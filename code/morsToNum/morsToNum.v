==> flow/design.v <==
`timescale 1ns / 1ps
module morsToNum(
    input mors,
    input clk,
    input rst,
    output reg [3:0] num
    );
reg [1:0] counterOne;
reg [3:0] counterZero;
reg zeroFlag;
reg oneFlag;
reg [4:0] morsNum;
always @ (posedge clk)
	if (rst == 1)
		begin
		counterOne <= 0;
		counterZero <= 0;
		zeroFlag <= 0;
		oneFlag <= 0;
		end
	else
		if (mors == 1)
			begin
			counterOne <= counterOne + 1;
			counterZero <= 0;
			zeroFlag <= 0;
			if (counterOne == 1)
				oneFlag <= 1;
			else if (counterOne == 3)
				oneFlag <= 1;
			else 
				oneFlag <= 0;
			end
		else if (mors == 0)
			begin
			counterZero <= counterZero + 1;
			counterOne <= 0;
			oneFlag <= 0;
			if (counterZero == 3)
				zeroFlag <= 1;
			end
always @(posedge clk)
	if (rst == 1)
		morsNum <= 0;
	else
		if ((oneFlag == 1) && (counterOne == 1))
			morsNum <= {morsNum[3:0], 1'b0};
		else if ((oneFlag == 1) && (counterOne == 3))
			morsNum <= {morsNum[3:0], 1};
always @(posedge clk)
	if (zeroFlag == 1)
		case (morsNum)
			5'b00000: num <= 5;
			5'b10000: num <= 6;
			5'b11000: num <= 7;
			5'b11100: num <= 8;
			5'b11110: num <= 9;
			5'b11111: num <= 0;
			5'b01111: num <= 1;
			5'b00111: num <= 2;
			5'b00011: num <= 3;
			5'b00001: num <= 4;
		endcase
endmodule
# [Tool chain data of morsToNum]
# Tool output for the design above, in the order of the flow.
# Lines are those of the file above, counted from 1.
# Cell names lack the library's common part.
# Not given: n/a
[setup] design="morsToNum" clock_port="clk" library="sky130hd" corner="tt_025C_1v80"

# [Elaborated design]
# Source: Yosys, flattened and elaborated, memories not mapped. Widths are those after wreduce. Registers that Yosys merges into a memory's read port (data or address) are not register bits. Print and check cells do not count. Equal cells are merged and count once.
[bits] reg_bits=17 word_cells=36 output_inout_bits=4
[classes] n_addsub=2 equal=12 reduce_logical=9 muxes=5 logic=1
[ops] operator="4-bit parallel mux with 10-bit select" n=1
[ops] operator="5-bit == test with constant B" n=5
[ops] operator="10-bit nonzero test" n=1
[ops] operator="5-bit 2-to-1 mux" n=2
[ops] operator="2-bit OR reduction" n=3
[ops] operator="5-bit by 1-bit == test with 1-bit output with constant B" n=1
[ops] operator="5-bit by 2-bit == test with 1-bit output with constant B" n=1
[ops] operator="5-bit by 3-bit == test with 1-bit output with constant B" n=1
[ops] operator="5-bit by 4-bit == test with 1-bit output with constant B" n=1
[ops] operator="5-bit logical NOT" n=1
[ops] operator="4-bit by 1-bit adder with 4-bit output with constant B" n=1
[ops] operator="4-bit by 2-bit == test with 1-bit output with constant B" n=1
[ops] operator="1-bit logical AND" n=2
[ops] operator="2-bit by 1-bit adder with 2-bit output with constant B" n=1
[ops] operator="2-bit by 1-bit == test with 1-bit output with constant B" n=1
[ops] operator="2-bit == test with constant B" n=1
[ops] operator="2-bit AND reduction" n=1
[ops] operator="2-bit nonzero test" n=1
[ops] operator="1-bit 2-to-1 mux" n=2
[ops] operator="1-bit inverter" n=1

# [Depth]
# Longest topological path by Yosys (ltp), each cell counted once; first at word level (registers and memories cut), then after technology mapping (sequential cells cut; the memories' decode and read muxes count).
[depth] depth_word=4 ABC_AREA=0 depth_mapped=5 ltp_nobuf=5

# [Synthesis result]
# Yosys stat after the flow's synthesis: flattened, memories mapped to cells. It holds for the ABC_AREA given above (unset counts as 0); a run with the other value may have another netlist.
[synth_totals] cells=72 area_um2=745.7 flip_flops=17 sequential_area_um2=380.4 buf_cells=5
[by_type] cell="dfxtp_1" n=13
[by_type] cell="edfxtp_1" n=4
[by_type] cell="ha_1" n=3
[by_type] cell="nor2_1" n=10
[by_type] cell="a32oi_1" n=4
[by_type] cell="nor3_1" n=5
[by_type] cell="buf_6" n=2
[by_type] cell="mux2i_1" n=2
[by_type] cell="o32ai_1" n=2
[by_type] cell="xnor2_1" n=2
[by_type] cell="xor2_1" n=2
[by_type] cell="a21oi_1" n=3
[by_type] cell="nand2_1" n=4
[by_type] cell="nand2b_4" n=1
[by_type] cell="o2111a_1" n=1
[by_type] cell="a211oi_1" n=1
[by_type] cell="a22oi_1" n=1
[by_type] cell="buf_4" n=1
# Other cell types: 10; their cells: 11.

# [Timing after synthesis]
# Path of least setup slack by OpenSTA after synthesis, without wires, with an ideal clock, recovery checks aside; 20% of the period is set as input and as output delay. Where synthesis merged equal registers, the netlist keeps one of their names.
[synth_timing] path_kind="reg-to-reg" from="register morsNum[3]" to="register num[0]" t_arrival_ns=0.897 path_slack_ns=0.434 delay_ns=1.206 driving_pins=5 clock_period_ns=1.64 setup_time_ns=0.309 synth_period_reached_ns=1.206
# "delay_ns" is the arrival time less input delay plus setup time.
# "driving_pins": output pins that drive a net of the path, with the launching flip-flop's if there is one; two outputs of one cell count as two.
# "synth_period_reached_ns" is the clock period less the worst setup slack; recovery checks do not enter. This is arithmetic on one report: input and output delays are still those of the set period (20% each).
# The rows between start and end are the longest chain of elaborated cells between them; the timing report does not say that the signal goes this way. Where chains are equally long, one stands for them.
# Each line given opens the expression or statement behind the cell; cells for indexed reads and writes are added by Yosys, which also makes memories of some case tables.
# At most two assigning lines are given for a register; there are more.
# Only ways into the end's enable, where the timed path ends, are counted here.
[synth_between] path_cell_list="dfxtp_1 buf_4 inv_1 a22oi_1 o2111a_1" elab_chain_len=3 cells_between=12
[synth_lines] element="start: declaration" line_no=12 text="reg [4:0] morsNum;"
[synth_lines] element="start: assignment" line_no=47 text="morsNum <= {morsNum[3:0], 1'b0};"
[synth_lines] element="start: assignment" line_no=49 text="morsNum <= {morsNum[3:0], 1};"
[synth_lines] element="5-bit by 1-bit == test with 1-bit output" line_no=52 text="case (morsNum)"
[synth_lines] element="10-bit nonzero test"
[synth_lines] element="2-bit AND reduction"
[synth_lines] element="end: assignment" line_no=53 text="5'b00000: num <= 5;"
[synth_lines] element="end: assignment" line_no=54 text="5'b10000: num <= 6;"
[synth_lines] element="end: declaration" line_no=6 text="output reg [3:0] num"

# [Timing after layout]
# From the final timing report of job 1: the path of least setup slack in the routed layout; clock arrival at registers is part of the times.
[layout_timing] path_kind="reg-to-output" from="register num[2]" to="output num[2]" t_arrival_ns=1.15 driving_pins=2 output_delay_ns=0.50 path_slack_ns=0.84 clock_period_ns=2.48
# At most two assigning lines are given for a register; there are more.
[layout_between] path_cell_list="edfxtp_1 clkdlybuf4s50_1" elab_chain_len=0 cells_between=0
[layout_lines] element="start: declaration" line_no=6 text="output reg [3:0] num"
[layout_lines] element="start: assignment" line_no=53 text="5'b00000: num <= 5;"
[layout_lines] element="start: assignment" line_no=54 text="5'b10000: num <= 6;"
[layout_lines] element="end: declaration" line_no=6

FLOW RESULTS
============

2 stored runs of morsToNum in the flow (synthesis by Yosys, layout by OpenROAD, sky130hd cells), in arbitrary order. Constraints: input delay and output delay 20% of the set period each, output load 0.01 pF.
By "critical_path_time_ns" is meant the share of the clock period that the worst setup path is allowed (20% is reserved at inputs, 20% at outputs), minus its slack. Clock arrival times at its registers enter into it.

[flow] job 1: files
==> flow/run.sh <==
#!/bin/bash
# the make line also repeats the synthesis and layout settings of config.mk as NAME=value (left out here)
make -C /OpenROAD-flow-scripts/flow DESIGN_CONFIG=/design/flow/config.mk WORK_HOME=/design/flow/orfs CLKGATE_MAP_FILE= finish
==> flow/config.mk <==
export PLATFORM = sky130hd
export DESIGN_NAME = morsToNum
export DESIGN_NICKNAME = morsToNum
export VERILOG_FILES = /design/flow/design.v
export SDC_FILE = /design/flow/constraint.sdc
export NUM_CORES = 4
export LEC_CHECK = 0
export CAP_MARGIN = 20
export CELL_PAD_IN_SITES_DETAIL_PLACEMENT = 2
export CORE_ASPECT_RATIO = 0.61
export CORE_MARGIN = 2
export CORE_UTILIZATION = 34
export CTS_CLUSTER_SIZE = 99
export GPL_ROUTABILITY_DRIVEN = 0
export PLACE_DENSITY = 0.7
export SLEW_MARGIN = 20
==> flow/constraint.sdc <==
create_clock -name core_clock -period 2.48 [get_ports {clk}]
set_input_delay 0.4960 -clock core_clock [delete_from_list [all_inputs] [get_ports {clk}]]
set_output_delay 0.4960 -clock core_clock [all_outputs]
set_load 0.01 [all_outputs]

[flow] job 1: metrics
[metrics] critical_path_time_ns = 1.15
[metrics] timing.worst_path_kind = reg-to-output
[metrics] post_route_stdcell_area_um2 = 830.8
[metrics] synthArea_um2 = 745.7
[metrics] hold_worst_slack_ns = 0.470
[metrics] worstSetupSlack_ns = 0.835
[metrics] die_um2 = 2595.2

[flow] job 2: files
==> flow/run.sh <==
#!/bin/bash
# the make line also repeats the synthesis and layout settings of config.mk as NAME=value (left out here)
make -C /OpenROAD-flow-scripts/flow DESIGN_CONFIG=/design/flow/config.mk WORK_HOME=/design/flow/orfs CLKGATE_MAP_FILE= finish
==> flow/config.mk <==
export PLATFORM = sky130hd
export DESIGN_NAME = morsToNum
export DESIGN_NICKNAME = morsToNum
export VERILOG_FILES = /design/flow/design.v
export SDC_FILE = /design/flow/constraint.sdc
export NUM_CORES = 4
export LEC_CHECK = 0
export CAP_MARGIN = 5
export CORE_MARGIN = 3
export CORE_UTILIZATION = 17
export CTS_CLUSTER_DIAMETER = 127
export GPL_ROUTABILITY_DRIVEN = 1
export GPL_TIMING_DRIVEN = 0
export PLACE_DENSITY_LB_ADDON = 0.23
export SLEW_MARGIN = 0
==> flow/constraint.sdc <==
create_clock -name core_clock -period 1.47 [get_ports {clk}]
set_input_delay 0.2940 -clock core_clock [delete_from_list [all_inputs] [get_ports {clk}]]
set_output_delay 0.2940 -clock core_clock [all_outputs]
set_load 0.01 [all_outputs]

[flow] job 2: metrics
[metrics] critical_path_time_ns = 1.09
[metrics] timing.worst_path_kind = reg-to-output
[metrics] post_route_stdcell_area_um2 = 913.4
[metrics] synthArea_um2 = 745.7
[metrics] hold_worst_slack_ns = 0.457
[metrics] worstSetupSlack_ns = 0.082
[metrics] die_um2 = 5217.2
