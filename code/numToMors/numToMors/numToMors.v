==> flow/design.v <==
`timescale 1ns / 1ps
module numToMors(
    input [4:0] inputNum,
	 input clk,
	 input rst,
    output reg mors
    );
reg [20:0] lt [0:9];
reg [20:0] numTemp;
reg [1:0] index;
always @ (posedge clk)
	if (rst == 1) begin
		lt[1] <= 21'b101110111011101110000;
		lt[2] <= 21'b101011101110111000000;
		lt[3] <= 21'b101010111011100000000;
		lt[4] <= 21'b101010101110000000000;
		lt[5] <= 21'b101010101000000000000;
		lt[6] <= 21'b111010101010000000000;
		lt[7] <= 21'b111011101010100000000;
		lt[8] <= 21'b111011101110101000000;
		lt[9] <= 21'b111011101110111010000;
		lt[0] <= 21'b111011101110111011100;
		index <= 2'b10;
		numTemp <= 21'b000000000000000;
	end
	else begin
		if (index == 2) begin
			index <= 2'b00;
			numTemp <= lt[inputNum];
		end
		else begin
			if (numTemp[20] == 0) begin
				mors <= numTemp[20];
				index <= index + 1;
			end
			else begin
				mors <= numTemp[20];
				index <= 0;
			end
			numTemp <= {numTemp[19:0],1'b0};
		end
	end
endmodule
# == Tool chain data of numToMors ==
# The steps from the RTL of numToMors to its reports follow in flow order.
# Line numbers count from 1 in the design file above.
# Library cell names are shortened.
# Not given: --
# inputs
top_module,numToMors
clk_port,clk
cell_library,sky130hd
lib_corner,tt_025C_1v80

# == Elaborated design ==
# Counts by Yosys on the flattened word-level netlist (proc, flatten, opt, wreduce). Print and check cells are left out. Cells with the same type and inputs are merged into one.
# op_classes
addsub,1
n_logic,2
mux,4
equal,10
n_reduce_logical,4
# ops
cell,count
case mux 21 bit (select 10 bit),1
2-to-1 mux 21 bit,1
equality test 4 x 3 -> 1 bit with constant B,4
equality test 4 x 2 -> 1 bit with constant B,2
equality test 4 bit with constant B,2
equality test 4 x 1 -> 1 bit with constant B,1
zero test 4 bit,1
2-to-1 mux 2 bit,2
OR reduction 3 bit,1
inverter 1 bit,2
adder 2 x 1 -> 2 bit with constant B,1
equality test 2 bit with constant B,1
AND reduction 2 bit,1
OR reduction 2 bit,1
# word_totals
out_inout_bits,1
ff_bits,24
in_bits,7

# == Longest topological paths ==
# Depth = most cells in a row (Yosys ltp): at word level without a register or memory, in the mapped netlist without a sequential cell, where the memories' decode and read muxes count.
# logic_depth
depth_word,3
ABC_AREA,0
mapped_depth,6
depth_no_buf,5

# == After synthesis ==
# The flow's flattened synthesis, as Yosys stat reports it; memories are mapped. The netlist is that of the ABC_AREA named above (0 if unset); the other value can give another one.
# Totals and module areas in this step are rounded.
# synth_totals
mapped_area_mm2,0.00083
ff_cells,22
cells,91
seqArea_mm2,0.00045
# by_type
type,count
dfxtp_1,21
nor2_1,21
nand2_1,9
edfxtp_1,1
nor3_1,5
buf_2,4
o21ai_2,2
a2111oi_2,1
a211oi_1,2
nand3b_1,2
nand2b_4,1
or4b_4,1
ha_1,1
mux2i_1,1
o21ai_0,2
o21ai_1,2
and2b_1,1
clkbuf_1,2
# Other cell types: 12; their cells: 12.

# == Worst setup path after synthesis ==
# Source: OpenSTA report_checks on the synthesized netlist (no wires, ideal clock, input and output delay 20% of the period each), path of least setup slack; recovery checks are left aside. Register names are those of the netlist, which keeps one name where synthesis merged equal registers.
# synth_timing
kind,register to register
from,reg index[0]
to,reg numTemp[17]
t_first_pin_ns,0.000
path_delay_ns,1.318
setup_ns,0.067
period_ns,1.33
driving_pins,6
setup_slack_ns,0.012
n_path_buf,0
required_ns,1.263
t_arrival_ns,1.251
synth_period_reached_ns,1.318
# "path_delay_ns" is the arrival time less input delay plus setup time.
# "driving_pins": output pins that drive a net of the path, with the launching flip-flop's if there is one; two outputs of one cell count as two.
# "synth_period_reached_ns" is the clock period less the worst setup slack; recovery checks do not enter. This is arithmetic on one report: input and output delays are still those of the set period (20% each).
# The rows between start and end are the longest chain of elaborated cells between them; the timing report does not say that the signal goes this way. Where chains are equally long, one stands for them.
# A line is the first line of the expression or statement that the cell stems from. Yosys adds cells for indexed reads and writes and turns some case tables into memories.
# At most two assigning lines are given for a register; there are more.
# synth_via
path_cell_list,dfxtp_1 > inv_1 > ha_1 > nand2b_4 > or4b_4 > o21ai_2
elab_chain_cells,2
cells_between,2
cone_lines,1
cone_classes,1 x eq/ne; 1 x mux
# synth_lines
item,line,source
start: declaration,10,reg [1:0] index;
start: assignment,23,index <= 2'b10;
start: assignment,34,index <= index + 1;
equality test 2 bit,27,if (index == 2) begin
2-to-1 mux 21 bit,27,
end: assignment,29,numTemp <= lt[inputNum];
end: assignment,40,"numTemp <= {numTemp[19:0],1'b0};"
end: declaration,9,reg [20:0] numTemp;

# == Path in the finished layout ==
# From the final timing report of job 1: the path of least setup slack in the routed layout; clock arrival at registers is part of the times.
# layout_timing
kind,register to output
from,reg mors
to,out mors
t_first_pin_ns,0.31
period_ns,2.21
out_delay_ns,0.44
n_path_buf,1
required_ns,1.77
setup_slack_ns,0.59
driving_pins,2
t_arrival_ns,1.17
# layout_via
path_cell_list,edfxtp_1 > clkdlybuf4s50_1
elab_chain_cells,0
cells_between,0
cone_lines,0
# layout_lines
item,line,source
start: declaration,6,output reg mors
start: assignment,33,mors <= numTemp[20];
start: assignment,37,mors <= numTemp[20];
end: declaration,6,

Measured results for numToMors: 2 stored runs of the Yosys and OpenROAD flow on sky130hd. The settings differ; the order carries no meaning. The constraints put input and output delay at 20% of the set period each and load the outputs with 0.01 pF.
"achievedPeriod_ns": clock period set for the run, less the worst setup slack. It is reckoned from that one timing run; input and output delays stay at 20% of the period that was set.
"timing.worst_path_ns" means the part of the period allowed to the worst setup path (the constraints hold back 20% at inputs and 20% at outputs) less its slack; where the path has registers, the arrival times of their clocks count too.
"total_power_mw": no workload was simulated; the value follows from the tool's default switching activity.
Values from the reports are rounded here.

Job 1, flow files:
==> flow/run.sh <==
#!/bin/bash
# the make line also repeats the synthesis and layout settings of config.mk as NAME=value (left out here)
make -C /OpenROAD-flow-scripts/flow DESIGN_CONFIG=/design/flow/config.mk WORK_HOME=/design/flow/orfs CLKGATE_MAP_FILE= finish
==> flow/config.mk <==
export PLATFORM = sky130hd
export DESIGN_NAME = numToMors
export DESIGN_NICKNAME = numToMors
export VERILOG_FILES = /design/flow/design.v
export SDC_FILE = /design/flow/constraint.sdc
export NUM_CORES = 4
export LEC_CHECK = 0
export ABC_AREA = 0
export CAP_MARGIN = 20
export CELL_PAD_IN_SITES_GLOBAL_PLACEMENT = 0
export CORE_ASPECT_RATIO = 1.14
export CORE_MARGIN = 2
export CORE_UTILIZATION = 32
export CTS_CLUSTER_SIZE = 47
export GPL_TIMING_DRIVEN = 1
export MIN_ROUTING_LAYER = met1
export PLACE_DENSITY_LB_ADDON = 0.02
export SLEW_MARGIN = 20
==> flow/constraint.sdc <==
create_clock -name core_clock -period 2.21 [get_ports {clk}]
set_input_delay 0.4420 -clock core_clock [delete_from_list [all_inputs] [get_ports {clk}]]
set_output_delay 0.4420 -clock core_clock [all_outputs]
set_load 0.01 [all_outputs]

==> results of job 1, as CSV <==
result,value
ws_setup_ns,0.595
total_power_mw,0.933
finish.utilization_frac,0.411
die_mm2,0.00302
setupTns_ns,0.000
timing.worst_path_ns,1.17
critical_path_kind,"register to output"
cell_area_final_mm2,0.00101
timing.hold.ws_ns,0.432
synthArea_mm2,0.00083
achievedPeriod_ns,1.615

Job 2, flow files:
==> flow/run.sh <==
#!/bin/bash
# the make line also repeats the synthesis and layout settings of config.mk as NAME=value (left out here)
make -C /OpenROAD-flow-scripts/flow DESIGN_CONFIG=/design/flow/config.mk WORK_HOME=/design/flow/orfs CLKGATE_MAP_FILE= finish
==> flow/config.mk <==
export PLATFORM = sky130hd
export DESIGN_NAME = numToMors
export DESIGN_NICKNAME = numToMors
export VERILOG_FILES = /design/flow/design.v
export SDC_FILE = /design/flow/constraint.sdc
export NUM_CORES = 4
export LEC_CHECK = 0
export CAP_MARGIN = 20
export CELL_PAD_IN_SITES_GLOBAL_PLACEMENT = 1
export CORE_MARGIN = 2
export CORE_UTILIZATION = 69
export CTS_CLUSTER_DIAMETER = 322
export CTS_CLUSTER_SIZE = 71
export SETUP_SLACK_MARGIN = 0.25
export SLEW_MARGIN = 25
==> flow/constraint.sdc <==
create_clock -name core_clock -period 1.03 [get_ports {clk}]
set_input_delay 0.2060 -clock core_clock [delete_from_list [all_inputs] [get_ports {clk}]]
set_output_delay 0.2060 -clock core_clock [all_outputs]
set_load 0.01 [all_outputs]

Job 2: not finished: placement ended with error GPL-0301
